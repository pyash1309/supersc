==> flow/design.v <==
module pipeBuffer #(
    parameter width = 1
) (
    input clk, reset, stall, flush,
    input [width-1:0] buffIn,
    output reg [width-1:0] buffOut 
);
always @(posedge clk ) 
begin
    if (reset) 
        buffOut <= {width{1'b0}};
    else if (~stall) begin
        if(flush) buffOut <= {width{1'b0}};
        else buffOut <= buffIn;
    end
end
endmodule
module mux2 #(
    parameter width = 1
) (
    input [width-1:0] I0, I1,
    input S0,
    output [width-1:0] muxOut
);
assign muxOut = S0 ? I0 : I1;
endmodule
module mux4 #(
    parameter width = 1
) (
    input [width-1:0] I0, I1, I2, I3,
    input [1:0] S,
    output [width-1:0] muxOut
);
assign muxOut = (S == 2'b00) ? I0 :
                (S == 2'b01) ? I1 :
                (S == 2'b10) ? I2 :
                (S == 2'b11) ? I3 : {width{1'bx}};
endmodule
module mux5 #(
    parameter width = 1
) (
    input [width-1:0] I0, I1, I2, I3, I4,
    input [2:0] S,
    output [width-1:0] muxOut
);
assign muxOut = (S == 3'b000) ? I0 :
                (S == 3'b001) ? I1 :
                (S == 3'b010) ? I2 :
                (S == 3'b011) ? I3 :
                (S == 3'b100) ? I4 : {width{1'bx}};
endmodule
module szExt #(
    parameter width = 32,
    parameter sz = 0                     
) (
    input [width/2 - 1:0] szIn,
    output [width - 1:0] szOut
);
assign szOut = (sz) ? {{(width/2){1'b0}}, szIn} : {{(width/2){szIn[width/2 - 1]}}, szIn};
endmodule
module shifter #(
    parameter width = 32,
    parameter shiftAmt = 2
) (
    input [width-1:0] shiftIn,
    output [width-1:0] shiftOut
);
assign shiftOut = {shiftIn[width-shiftAmt-1:0],{shiftAmt{1'b0}}};
endmodule
module fetch #(
    parameter width = 32
) (
);
endmodule
module decode #(
    parameter width = 32
) (
);
endmodule
module execute #(
    parameter width = 32
) (
);
endmodule
module memory #(
    parameter width = 32
) (
);
endmodule
module writeBack #(
    parameter width = 32
) (
    input clk, reset, stall_W, flush_W,
    input [102:0] buffIn_W,
    output regWrite_W,
    output [4:0] writeReg_W,
    output [width-1:0] result_W
);
wire memToReg_W;
wire [width-1:0] out_W, readData_W;
wire [width-1:0] instr_W;
wire [102:0] buffOut_W;
assign {regWrite_W, memToReg_W, readdataW, out_W, writeReg_W, instr_W} = buffOut_W;
pipeBuffer#(103) writeBuffer(clk, reset, stall_W, flush_W, buffIn_W, buffOut_W);
mux2#(32) memToReg_mux_W(out_W, readData_W, memToReg_W, result_W);
endmodule
# ---- Step by step through the tools: writeBack
# What the tools print for writeBack, step after step.
# Line numbers count from 1 in the design file above.
# Cell names lack the library's common part.
# Not given: n/a
dict set report design {
  top_module {writeBack}
  clock {clk}
  cell_library {sky130hd}
  pvt_corner {tt_025C_1v80}
}

# ---- After elaboration
# Yosys after proc, flatten, opt, wreduce and memory -nomap, before mapping. Enables and synchronous resets that opt folds into registers are not counted as muxes. Memory bits, and registers merged into a memory's read port (data or address), are not among the register bits. Print and check cells are not counted. Equal cells are merged and count once.
dict set report op_classes {
  n_mux 2
}
# op count
set ops {}
lappend ops {{72-bit 2-to-1 mux} 1}
lappend ops {{32-bit 2-to-1 mux} 1}
dict set report word_totals {
  elab_cells 3
  reg_bits 72
  out_inout_bits 38
  in_bits 107
}

# ---- Logic depth
# Yosys ltp: most cells in a row. Word level: on the elaborated netlist, between registers, memories and ports. Mapped: between sequential cells and ports; inverters and the memories' decode and read muxes count.
dict set report logic_depth {
  depth_word 1
  abc_area 0
  ltp_mapped 4
  depth_no_buf 2
}

# ---- Synthesis result
# Source: synth_stat.txt of the flow (Yosys; design flattened, memories mapped). It holds for the ABC_AREA given above (unset counts as 0); a run with the other value may have another netlist.
# Totals and module areas in this step are rounded.
# cell_type count type_area_um2
set types {}
lappend types {dfxtp_1 38 760.73}
lappend types {o22ai_2 30 375.36}
lappend types {nand2b_1 37 231.472}
lappend types {nand2_1 38 142.637}
lappend types {buf_6 7 78.826}
lappend types {o22ai_1 7 43.792}
lappend types {buf_2 5 25.024}
lappend types {clkbuf_1 3 11.261}
lappend types {or3b_1 1 8.758}
lappend types {buf_4 1 7.507}
lappend types {or2_1 1 6.256}
lappend types {a21oi_1 1 5.005}
dict set report mapped {
  mapped_cells 169
  mapped_area_um2 1700
  seqArea_um2 761
  ffs 38
  buf_cells 16
}
# By module: a second synthesis without flattening, with its own total; a netlist apart from the flattened one above.
dict set report unflattened {
  cells_unflattened 495
  area_unflattened_um2 5110
}
# Each row is one instance without its submodules.
# module instances mod_area_um2 seq_area_um2 n_cells
set by_module {}
lappend by_module {{pipeBuffer #(width=103)} 1 4560 2060 458}
lappend by_module {{mux2 #(width=32)} 1 544 0.0 36}
lappend by_module {writeBack 1 3.8 0.0 1}

# ---- Worst setup path after synthesis
# Path of least setup slack by OpenSTA after synthesis, without wires, with an ideal clock, recovery checks aside; 20% of the period is set as input and as output delay. Where synthesis merged equal registers, the netlist keeps one of their names.
dict set report synth_path {
  path_kind {input to register}
  start {in reset}
  end {reg writeBuffer.buffOut[54]}
  setup_ns 0.121
  n_path_buf 2
  slack_ns 0.076
  t_required_ns 0.777
  stages 4
  launch_ns 0.180
  arrival_ns 0.702
  clock_period_ns 0.898
  input_delay_ns 0.180
  path_delay_ns 0.643
  synth_period_reached_ns 0.822
}
# "path_delay_ns" is the arrival time less input delay plus setup time.
# "stages" counts driving pins, that of a launching flip-flop among them; a cell with two outputs on the path counts twice.
# "synth_period_reached_ns" = period - worst setup slack (recovery checks aside). The figure is calculated, with input and output delays left at 20% of the set period.
# A register here has more assigning lines than the two given.
dict set report synth_between {
  path_cell_list {buf_2 clkbuf_1 nand2b_1 o22ai_2}
}
# item line
set synth_rtl {}
lappend synth_rtl {{from (decl)} 93} ;# input clk, reset, stall_W, flush_W,
lappend synth_rtl {{to (assign)} 11} ;# buffOut <= {width{1'b0}};
lappend synth_rtl {{to (assign)} 14} ;# else buffOut <= buffIn;
lappend synth_rtl {{to (decl)} 6} ;# output reg [width-1:0] buffOut
# Chain of elaborated cells between the ends: none given.

# ---- Timing after layout
# Path of least setup slack in the final report of flow run 1 (OpenROAD, finished layout, wires in). Where an end is a register, its clock arrival counts in the times.
dict set report layout_path {
  path_kind {register to output}
  start {reg writeBuffer.buffOut[63]}
  end {out result_W[26]}
  output_delay_ns 0.12
  arrival_ns 0.76
  clock_period_ns 0.615
  launch_ns 0.28
  n_path_buf 1
  slack_ns -0.27
  stages 2
  t_required_ns 0.49
}
# The rows between start and end are the longest chain of elaborated cells between them; the timing report does not say that the signal goes this way. Where chains are equally long, one stands for them.
# A line is the first line of the expression or statement that the cell stems from. Yosys adds cells for indexed reads and writes and turns some case tables into memories.
# A register here has more assigning lines than the two given.
dict set report layout_between {
  path_cell_list {dfxtp_2 buf_6}
  elab_chain_cells 1
  cone_cells 1
  cone_lines 1
  classes_between {mux: 1}
}
# item line
set layout_rtl {}
lappend layout_rtl {{from (decl)} 6} ;# output reg [width-1:0] buffOut
lappend layout_rtl {{from (assign)} 11} ;# buffOut <= {width{1'b0}};
lappend layout_rtl {{from (assign)} 14} ;# else buffOut <= buffIn;
lappend layout_rtl {{32-bit 2-to-1 mux} 25} ;# assign muxOut = S0 ? I0 : I1;
lappend layout_rtl {{to (decl)} 97} ;# output [width-1:0] result_W

--- measured runs ---
Record of 2 stored runs of the RTL-to-layout flow on writeBack, platform sky130hd. The runs are unordered. Constraints: input delay and output delay 20% of the set period each, output load 0.01 pF.
"achievedPeriod_ns" is the run's clock period less its worst setup slack. It is reckoned from that one timing run; input and output delays stay at 20% of the period that was set.
"worst_path_time_ns" = time allowed to the worst setup path (clock period - input delay - output delay, where it has them) - its slack; a late launch clock adds to it, a late capture clock takes from it.
By "fin_power_w" is meant OpenSTA's value without simulated activity: inputs other than the clock are taken to toggle once in ten clock periods, and the tool carries that through the logic.
Measured values are rounded.

# flow run 1
==> flow/run.sh <==
#!/bin/bash
# the make line also repeats the synthesis and layout settings of config.mk as NAME=value (left out here)
make -C /OpenROAD-flow-scripts/flow DESIGN_CONFIG=/design/flow/config.mk WORK_HOME=/design/flow/orfs CLKGATE_MAP_FILE= finish
==> flow/config.mk <==
export PLATFORM = sky130hd
export DESIGN_NAME = writeBack
export DESIGN_NICKNAME = writeBack
export VERILOG_FILES = /design/flow/design.v
export SDC_FILE = /design/flow/constraint.sdc
export NUM_CORES = 4
export LEC_CHECK = 0
export CAP_MARGIN = 20
export CELL_PAD_IN_SITES_DETAIL_PLACEMENT = 0
export CORE_MARGIN = 4
export CORE_UTILIZATION = 37
export CTS_CLUSTER_DIAMETER = 237
export MIN_ROUTING_LAYER = met1
export PLACE_DENSITY = 0.47
export SETUP_SLACK_MARGIN = 0.12
export SLEW_MARGIN = 10
==> flow/constraint.sdc <==
create_clock -name core_clock -period 0.615 [get_ports {clk}]
set_input_delay 0.1230 -clock core_clock [delete_from_list [all_inputs] [get_ports {clk}]]
set_output_delay 0.1230 -clock core_clock [all_outputs]
set_load 0.01 [all_outputs]

==> flow run 1: results <==
achievedPeriod_ns=0.882
stdcell_area_um2=3130
setup_worst_slack_ns=-0.267
timing.setup.tns_ns=-10.8
util_pct=71.4
hold_ws_ns=0.081
final_die_area_um2=5730
worst_path_time_ns=0.76
worstPathKind="register to output"
fin_power_w=0.00566
yosys_chip_area_um2=1700

# flow run 2
==> flow/run.sh <==
#!/bin/bash
# the make line also repeats the synthesis and layout settings of config.mk as NAME=value (left out here)
make -C /OpenROAD-flow-scripts/flow DESIGN_CONFIG=/design/flow/config.mk WORK_HOME=/design/flow/orfs CLKGATE_MAP_FILE= finish
==> flow/config.mk <==
export PLATFORM = sky130hd
export DESIGN_NAME = writeBack
export DESIGN_NICKNAME = writeBack
export VERILOG_FILES = /design/flow/design.v
export SDC_FILE = /design/flow/constraint.sdc
export NUM_CORES = 4
export LEC_CHECK = 0
export ABC_AREA = 0
export CAP_MARGIN = 25
export CELL_PAD_IN_SITES_GLOBAL_PLACEMENT = 0
export CORE_MARGIN = 2
export CORE_UTILIZATION = 52
export CTS_CLUSTER_DIAMETER = 145
export GPL_ROUTABILITY_DRIVEN = 1
export MIN_ROUTING_LAYER = met1
export PLACE_DENSITY_LB_ADDON = 0.14
export SLEW_MARGIN = 20
==> flow/constraint.sdc <==
create_clock -name core_clock -period 1.1 [get_ports {clk}]
set_input_delay 0.2200 -clock core_clock [delete_from_list [all_inputs] [get_ports {clk}]]
set_output_delay 0.2200 -clock core_clock [all_outputs]
set_load 0.01 [all_outputs]

==> flow run 2: results <==
achievedPeriod_ns=1.092
stdcell_area_um2=2460
setup_worst_slack_ns=0.008
timing.setup.tns_ns=0.000
util_pct=79.8
hold_ws_ns=0.333
final_die_area_um2=3740
worst_path_time_ns=0.87
worstPathKind="input to register"
fin_power_w=0.00266
yosys_chip_area_um2=1700
--- end ---
